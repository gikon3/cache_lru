==> flow/design.v <==
module cache_ahb_ctrl_mem (
    input   logic           i_hclk,
    input   logic           i_hnreset,
    input   logic           i_hsel,
    input   logic   [31:0]  i_haddr,
    input   logic           i_hwrite,
    input   logic   [ 2:0]  i_hsize,
    input   logic   [ 2:0]  i_hburst,
    input   logic   [ 3:0]  i_hprot,
    input   logic   [ 1:0]  i_htrans,
    input   logic           i_hmastlock,
    input   logic           i_hready,
    input   logic   [31:0]  i_hwdata,
    output  logic           o_hready,
    output  logic           o_hresp,
    output  logic   [31:0]  o_hrdata,
    input   logic           i_nbypass,
    input   logic           i_d_cache_en,
    input   logic   [31:0]  i_climit,
    input   logic           i_prefetch_dis,
    input   logic           i_miss_cache,
    output  logic           o_calc_en,
    output  logic           o_calc_ch_bl,    
    input   logic           i_sl_ready,
    input   logic   [31:0]  i_sl_rdata,
    output  logic           o_sl_en,
    output  logic   [29:0]  o_sl_addr,
    input   logic   [31:0]  i_mem_rdata,
    output  logic           o_mem_en,
    output  logic           o_mem_we,
    output  logic           o_through_ahb,
    output  logic           o_prftch_en,
    output  logic   [29:0]  o_prftch_addr
    );
    enum logic [2:0] {IDLE, READ_CACHE, READ_FLASH, POST_FLASH, PREF_ADDR, PREF_DATA, THROUGH} state_list;
    logic           cache_area;
    logic           cache_en;
    logic           request;
    logic           request_read;
    logic           request_read_ready;
    logic           first_request;
    logic   [31:0]  haddr;
    logic           pref_haddr_full;
    logic           prefetch_en;
    logic           prefetch_inc_en;
    logic   [29:0]  prefetch_addr;
    logic           prefetch_full;
    logic           prefetch_full_reg_en;
    logic           prefetch_full_reg;
    logic           state_idle;
    logic           state_read_cache;
    logic           state_read_flash;
    logic           state_post_flash;
    logic           state_pref_addr;
    logic           state_pref_data;
    logic           state_through;
    logic           switch_read_cache;
    logic           switch_read_flash;
    logic           switch_pref_addr;
    logic           switch_pref_data;
    logic           switch_through;
    logic   [2:0]   current_state;
    logic   [2:0]   next_state;
    logic           pref_calc_addr_en;
    logic           pref_sl_addr_en;
    assign cache_area = i_haddr < i_climit;
    assign cache_en = i_nbypass & cache_area & (!i_hprot[0] | (i_hprot[0] & i_d_cache_en));
    assign request = i_hsel & i_htrans[1] & i_hready;
    assign request_read = request & !i_hwrite & cache_en;
    assign request_read_ready = request_read & o_hready;
    always_ff @(posedge i_hclk, negedge i_hnreset)
        if (!i_hnreset) first_request <= 'd0;
        else if(request_read_ready) first_request <= 1'b1;
    always_ff @(posedge i_hclk, negedge i_hnreset)
        if (!i_hnreset) haddr <= 'd0;
        else if (request_read_ready) haddr <= i_haddr;
    assign o_hready = !state_read_flash;
    assign o_hresp = 1'b0;
    assign o_hrdata = state_read_cache || state_post_flash ? i_mem_rdata: 'd0;
    assign pref_haddr_full = haddr[6:2] == 5'h1F;
    assign prefetch_en = state_idle & !request_read_ready & !i_miss_cache & first_request
                         & !prefetch_full_reg & !i_prefetch_dis & !pref_haddr_full;
    assign prefetch_inc_en = (state_pref_addr | (state_pref_data & i_sl_ready)) & !prefetch_full;
    always_ff @(posedge i_hclk, negedge i_hnreset)
        if (!i_hnreset) prefetch_addr <= 'd0;
        else if (prefetch_en) prefetch_addr <= haddr[31:2] + 30'h1;
        else if (prefetch_inc_en) prefetch_addr <= prefetch_addr + 30'h1;
    assign prefetch_full = prefetch_addr[4:0] == 5'h1F;
    assign prefetch_full_reg_en = (state_pref_addr | state_pref_data) & i_sl_ready & prefetch_full;
    always_ff @(posedge i_hclk, negedge i_hnreset)
        if (!i_hnreset) prefetch_full_reg <= 'd0;
        else if (prefetch_full_reg_en) prefetch_full_reg <= 1'b1;
        else if (request_read_ready) prefetch_full_reg <= 'd0;
    assign state_idle = current_state == IDLE;
    assign state_read_cache = current_state == READ_CACHE;
    assign state_read_flash = current_state == READ_FLASH;
    assign state_post_flash = current_state == POST_FLASH;
    assign state_pref_addr = current_state == PREF_ADDR;
    assign state_pref_data = current_state == PREF_DATA;
    assign state_through = current_state == THROUGH;
    assign switch_read_cache = request_read_ready & !i_miss_cache;
    assign switch_read_flash = request_read_ready & i_miss_cache;
    assign switch_pref_addr = i_sl_ready & !request & !i_prefetch_dis & !prefetch_full_reg & first_request;
    assign switch_pref_data = !request & !i_hwrite & i_miss_cache & !i_prefetch_dis;
    assign switch_through = request & !request_read;
    always_ff @(posedge i_hclk, negedge i_hnreset)
        if (!i_hnreset) current_state <= IDLE;
        else current_state <= next_state;
    always_comb
        case (current_state)
            IDLE:
                if (switch_through)
                    next_state = THROUGH;
                else if (switch_read_cache)
                    next_state = READ_CACHE;
                else if (switch_read_flash)
                    next_state = READ_FLASH;
                else if (switch_pref_addr)
                    next_state = PREF_ADDR;
                else
                    next_state = IDLE;
            READ_CACHE:
                if (switch_through)
                    next_state = THROUGH;
                else if (switch_read_flash)
                    next_state = READ_FLASH;
                else if (!request_read_ready)
                    next_state = IDLE;
                else
                    next_state = READ_CACHE;
            READ_FLASH:
                if (i_sl_ready)
                    next_state = POST_FLASH;
                else
                    next_state = READ_FLASH;
            POST_FLASH:
                if (switch_through)
                    next_state = THROUGH;
                else if (switch_read_cache)
                    next_state = READ_CACHE;
                else if (!request_read_ready)
                    next_state = IDLE;
                else
                    next_state = READ_FLASH;
            PREF_ADDR:
                if (switch_through)
                    next_state = THROUGH;
                else if (switch_read_cache)
                    next_state = READ_CACHE;
                else if (switch_read_flash)
                    next_state = READ_FLASH;
                else if (i_prefetch_dis)
                    next_state = IDLE;
                else if (switch_pref_data)
                    next_state = PREF_DATA;
                else
                    next_state = PREF_ADDR;
            PREF_DATA:
                if (switch_through)
                    next_state = THROUGH;
                else if (switch_read_cache)
                    next_state = READ_CACHE;
                else if (switch_read_flash)
                    next_state = READ_FLASH;
                else if (i_prefetch_dis)
                    next_state = IDLE;
                else if (switch_pref_addr && !i_miss_cache)
                    next_state = PREF_ADDR;
                else
                    next_state = PREF_DATA;
            THROUGH:
                if (switch_read_cache)
                    next_state = READ_CACHE;
                else if (switch_read_flash)
                    next_state = READ_FLASH;
                else if (i_sl_ready && !request)
                    next_state = IDLE;
                else
                    next_state = THROUGH;
            default:
                next_state = IDLE;
        endcase
    assign pref_calc_addr_en = state_pref_addr | (state_pref_data & i_sl_ready & !prefetch_full_reg);
    assign pref_sl_addr_en = pref_calc_addr_en & i_miss_cache;
    assign o_calc_en = request_read_ready | pref_calc_addr_en;
    assign o_calc_ch_bl = request_read_ready && i_haddr[31:7] != haddr[31:7];
    assign o_sl_en = switch_read_flash | pref_sl_addr_en;
    assign o_sl_addr = pref_sl_addr_en && !request_read ? prefetch_addr:
                       request_read ? i_haddr[31:2]: haddr[31:2];
    assign o_mem_en = switch_read_cache | o_mem_we;
    assign o_mem_we = (state_read_flash | state_pref_data) & i_sl_ready;
    assign o_through_ahb = (request & !request_read) | (state_through & !request_read_ready);
    assign o_prftch_en = pref_calc_addr_en & !request_read;
    assign o_prftch_addr = prefetch_addr;
endmodule
From RTL to reports: cache_ahb_ctrl_mem
The steps from the RTL of cache_ahb_ctrl_mem to its reports follow in flow order. Lines are those of the file above, counted from 1. Operators carry their Yosys type and port widths (W data, S select, Z words). Cell names lack the library's common part. The mark - stands for no value.

Design top: cache_ahb_ctrl_mem. Clock input: i_hclk. Library: sky130hd. Corner: tt_025C_1v80.

Word level
Yosys after proc, flatten, opt, wreduce and memory -nomap, before mapping. Memory bits, and registers merged into a memory's read port (data or address), are not among the register bits. Print and check cells are not counted. Equal cells are merged and count once.

The figure for bits in registers is 67. The entry for latch bits reads 0. For memory bits (writable) the number is 0. ROM bits: 0. Under word width x clocked read ports stands 0. The figure for memory cells is 0. For word-level cells the number is 110.

Add/subtract/negate cells: 2. For multiply operators the number is 0. The figure for divide/modulo/power cells is 0. $lt $le $gt $ge: 1. For eq/ne operators the number is 9. The entry for shift operators reads 0. The figure for mux-type cells is 32. The entry for bitwise gates (word level) reads 42. Reduce/logical cells: 19.

Operators by type and width (number): $mux W30 (4); $add A30 B1 Y30 const B (2); $mux W3 (17); $and A1 B1 Y1 (33); $lt A32 B32 Y1 (1); $mux W32 (1); $ne A25 B25 Y1 (1); $pmux W3 S7 (1); $logic_not A1 Y1 (11); $eq A5 B5 Y1 const B (2); $or A1 B1 Y1 (9); $eq A3 B3 Y1 const B (3); $eq A3 B2 Y1 const B (2); $mux W2 (3); $mux W1 (6); $logic_and A1 B1 Y1 (4); $reduce_bool A2 Y1 (2); $eq A3 B1 Y1 const B (1); $logic_not A3 Y1 (1); $logic_or A1 B1 Y1 (1).

Depth
Yosys ltp: most cells in a row. Word level: on the elaborated netlist, between registers, memories and ports. Mapped: between sequential cells and ports; inverters and the memories' decode and read muxes count.

The entry for depth in word-level cells reads 14. Under ABC_AREA stands 0. The figure for depth in mapped cells is 17.

After synthesis
Yosys stat after the flow's synthesis: flattened, memories mapped to cells. It holds for the ABC_AREA given above (unset counts as 0); a run with the other value may have another netlist.

For mapped cells the number is 583. Cell area after synthesis: 0.0052701 mm2. For sequential part of the area the number is 0.0017279 mm2. Under flip-flop cells stands 69. The entry for buffer cells reads 24.

Cell types: dfrtp_1 (number 68, area in all 1.7E+03 um2); mux2_1 (number 39, area in all 439.171 um2); ha_1 (number 32, area in all 400.384 um2); mux2i_1 (number 33, area in all 330.317 um2); a21oi_1 (number 55, area in all 275.264 um2); xor2_1 (number 29, area in all 253.994 um2); xnor2_1 (number 25, area in all 218.96 um2); nor2_1 (number 54, area in all 202.694 um2); nor2b_1 (number 32, area in all 200.192 um2); inv_1 (number 38, area in all 142.637 um2); nand2_1 (number 35, area in all 131.376 um2); nand4_1 (number 15, area in all 93.84 um2); mux2_2 (number 7, area in all 78.826 um2); nand3_1 (number 12, area in all 60.058 um2); o21ai_0 (number 12, area in all 60.058 um2); and2_1 (number 8, area in all 50.048 um2); buf_4 (number 6, area in all 45.043 um2); clkbuf_1 (number 12, area in all 45.043 um2).

Other cell types: 33; their cells: 71.

Worst setup path after synthesis
OpenSTA on the mapped netlist: ideal clock, no wires. The path of least setup slack (recovery checks aside). Input and output delay are each 20% of the period. Register names are those of the netlist, which keeps one name where synthesis merged equal registers.

Path type: input to register. Start: input i_climit[23]. End: register prefetch_addr[28]. The figure for clock period is 4.49 ns. The entry for setup time reads 0.126 ns. For launch time at the first pin the number is 0.898 ns. The entry for arrival time reads 4.623 ns. Data required time: 4.364 ns. Setup slack: -0.259 ns. The figure for path delay is 3.851 ns. The entry for stages reads 17. Path buffers: 1. Synthesis period reached: 4.749 ns.

"path delay" is the arrival time less input delay plus setup time. "stages" counts driving pins, that of a launching flip-flop among them; a cell with two outputs on the path counts twice. "synthesis period reached" is the clock period less the worst setup slack; recovery checks do not enter. This is arithmetic on one report: input and output delays are still those of the set period (20% each). The rows between start and end are the longest chain of elaborated cells between them; the timing report does not say that the signal goes this way. Where chains are equally long, one stands for them. A line is the first line of the expression or statement that the cell stems from. Yosys adds cells for indexed reads and writes and turns some case tables into memories. At most two assigning lines are given for a register; there are more.

Cells stage by stage: inv_1 -> ha_1 -> a21oi_1 -> o21ai_1 -> a2111o_1 -> or4_1 -> o21ai_4 -> buf_4 -> mux2_1 -> ha_1 -> nand3_1 -> nor4_1 -> and4_1 -> nand4_1 -> nor3_1 -> xnor2_1 -> mux2i_1. Cells in the longest elaborated chain: 13. The figure for elaborated cells on any way between the ends is 14.

RTL lines, path after synthesis: start, declared (line 19) `input   logic   [31:0]  i_climit,`; $lt A32 B32 Y1 (line 66) `assign cache_area = i_haddr < i_climit;`; $and A1 B1 Y1 (2 in a row) (line 67) `assign cache_en = i_nbypass & cache_area & (!i_hprot[0] | (i_hprot[0] & i_d_cache_en));`; $and A1 B1 Y1 (line 69) `assign request_read = request & !i_hwrite & cache_en;`; $and A1 B1 Y1 (line 70) `assign request_read_ready = request_read & o_hready;`; $logic_not A1 Y1 (line 81) `assign prefetch_en = state_idle & !request_read_ready & !i_miss_cache & first_request`; $and A1 B1 Y1 (6 in a row) (line 81); $mux W30 (line 86) `else if (prefetch_en) prefetch_addr <= haddr[31:2] + 30'h1;`; end, assigned (line 86); end, assigned (line 87) `else if (prefetch_inc_en) prefetch_addr <= prefetch_addr + 30'h1;`; end, declared (line 46) `logic   [29:0]  prefetch_addr;`.

Path in the finished layout
Path of least setup slack in the final report of stored run 1 (OpenROAD, finished layout, wires in). Where an end is a register, its clock arrival counts in the times.

Path type: input to output. Start: input i_climit[14]. End: output o_sl_addr[10]. The figure for clock period is 3.63 ns. Output delay: 0.73 ns. For launch time at the first pin the number is 0.73 ns. The entry for arrival time reads 3.31 ns. Data required time: 2.90 ns. Setup slack: -0.41 ns. The entry for stages reads 16. Path buffers: 8.

The rows between start and end are the longest chain of elaborated cells between them; the timing report does not say that the signal goes this way. Where chains are equally long, one stands for them.

Cells stage by stage: buf_6 -> inv_2 -> ha_4 -> nand4_1 -> nor3_4 -> a32oi_2 -> a211oi_4 -> buf_12 -> buf_4 -> o311ai_4 -> buf_12 -> buf_6 -> buf_8 -> buf_16 -> a21oi_2 -> buf_2. Cells in the longest elaborated chain: 7. The figure for elaborated cells on any way between the ends is 8.

RTL lines, path after layout: start, declared (line 19) `input   logic   [31:0]  i_climit,`; $lt A32 B32 Y1 (line 66) `assign cache_area = i_haddr < i_climit;`; $and A1 B1 Y1 (2 in a row) (line 67) `assign cache_en = i_nbypass & cache_area & (!i_hprot[0] | (i_hprot[0] & i_d_cache_en));`; $and A1 B1 Y1 (line 69) `assign request_read = request & !i_hwrite & cache_en;`; $logic_not A1 Y1 (line 188) `assign o_sl_addr = pref_sl_addr_en && !request_read ? prefetch_addr:`; $logic_and A1 B1 Y1 (line 188); $mux W30 (line 188); end, declared (line 27) `output  logic   [29:0]  o_sl_addr,`.

Measured results for cache_ahb_ctrl_mem: 2 stored runs of the Yosys and OpenROAD flow on sky130hd. The settings differ; the order carries no meaning. The constraints put input and output delay at 20% of the set period each and load the outputs with 0.01 pF. "achieved clock period" is the run's clock period less its worst setup slack. It is reckoned from that one timing run; input and output delays stay at 20% of the period that was set. By "worst path time" is meant the share of the clock period that the worst setup path is allowed (20% is reserved at inputs, 20% at outputs), minus its slack. Clock arrival times at its registers enter into it. By "total design power" is meant OpenSTA's value without simulated activity: inputs other than the clock are taken to toggle once in ten clock periods, and the tool carries that through the logic.

Stored run 1 has these settings: period_ns 3.63; CAP_MARGIN 20; CORE_MARGIN 2; CORE_UTILIZATION 40; SLEW_MARGIN 20. The achieved clock period stands at 4.039 ns. The worst path time stands at 2.59 ns. Worst path kind: input to output. The measured chip area after synthesis (Yosys) is 0.0052701 mm2. The measured total design power is 3.797 mW. The full die area stands at 0.0141087 mm2. The final design utilization is 75.5 %. The setup total negative slack comes to -10.623 ns. The setup slack of the critical path is -0.409 ns. The standard-cell area after routing stands at 0.009603 mm2.

Stored run 2 has these settings: period_ns 3.79; CORE_UTILIZATION 27; PLACE_DENSITY_LB_ADDON 0.18; CORE_ASPECT_RATIO 1.16; CORE_MARGIN 2; CELL_PAD_IN_SITES_GLOBAL_PLACEMENT 3; CELL_PAD_IN_SITES_DETAIL_PLACEMENT 1; GPL_ROUTABILITY_DRIVEN 1; CTS_CLUSTER_SIZE 57; CAP_MARGIN 10; SLEW_MARGIN 5; MIN_ROUTING_LAYER met1; MAX_ROUTING_LAYER met4. The achieved clock period stands at 3.970 ns. The worst path time stands at 3.21 ns. Worst path kind: input to register. The measured chip area after synthesis (Yosys) is 0.0052701 mm2. The measured total design power is 3.531 mW. The full die area stands at 0.020655 mm2. The final design utilization is 50.9 %. The setup total negative slack comes to -5.133 ns. The setup slack of the critical path is -0.180 ns. The standard-cell area after routing stands at 0.0098432 mm2.
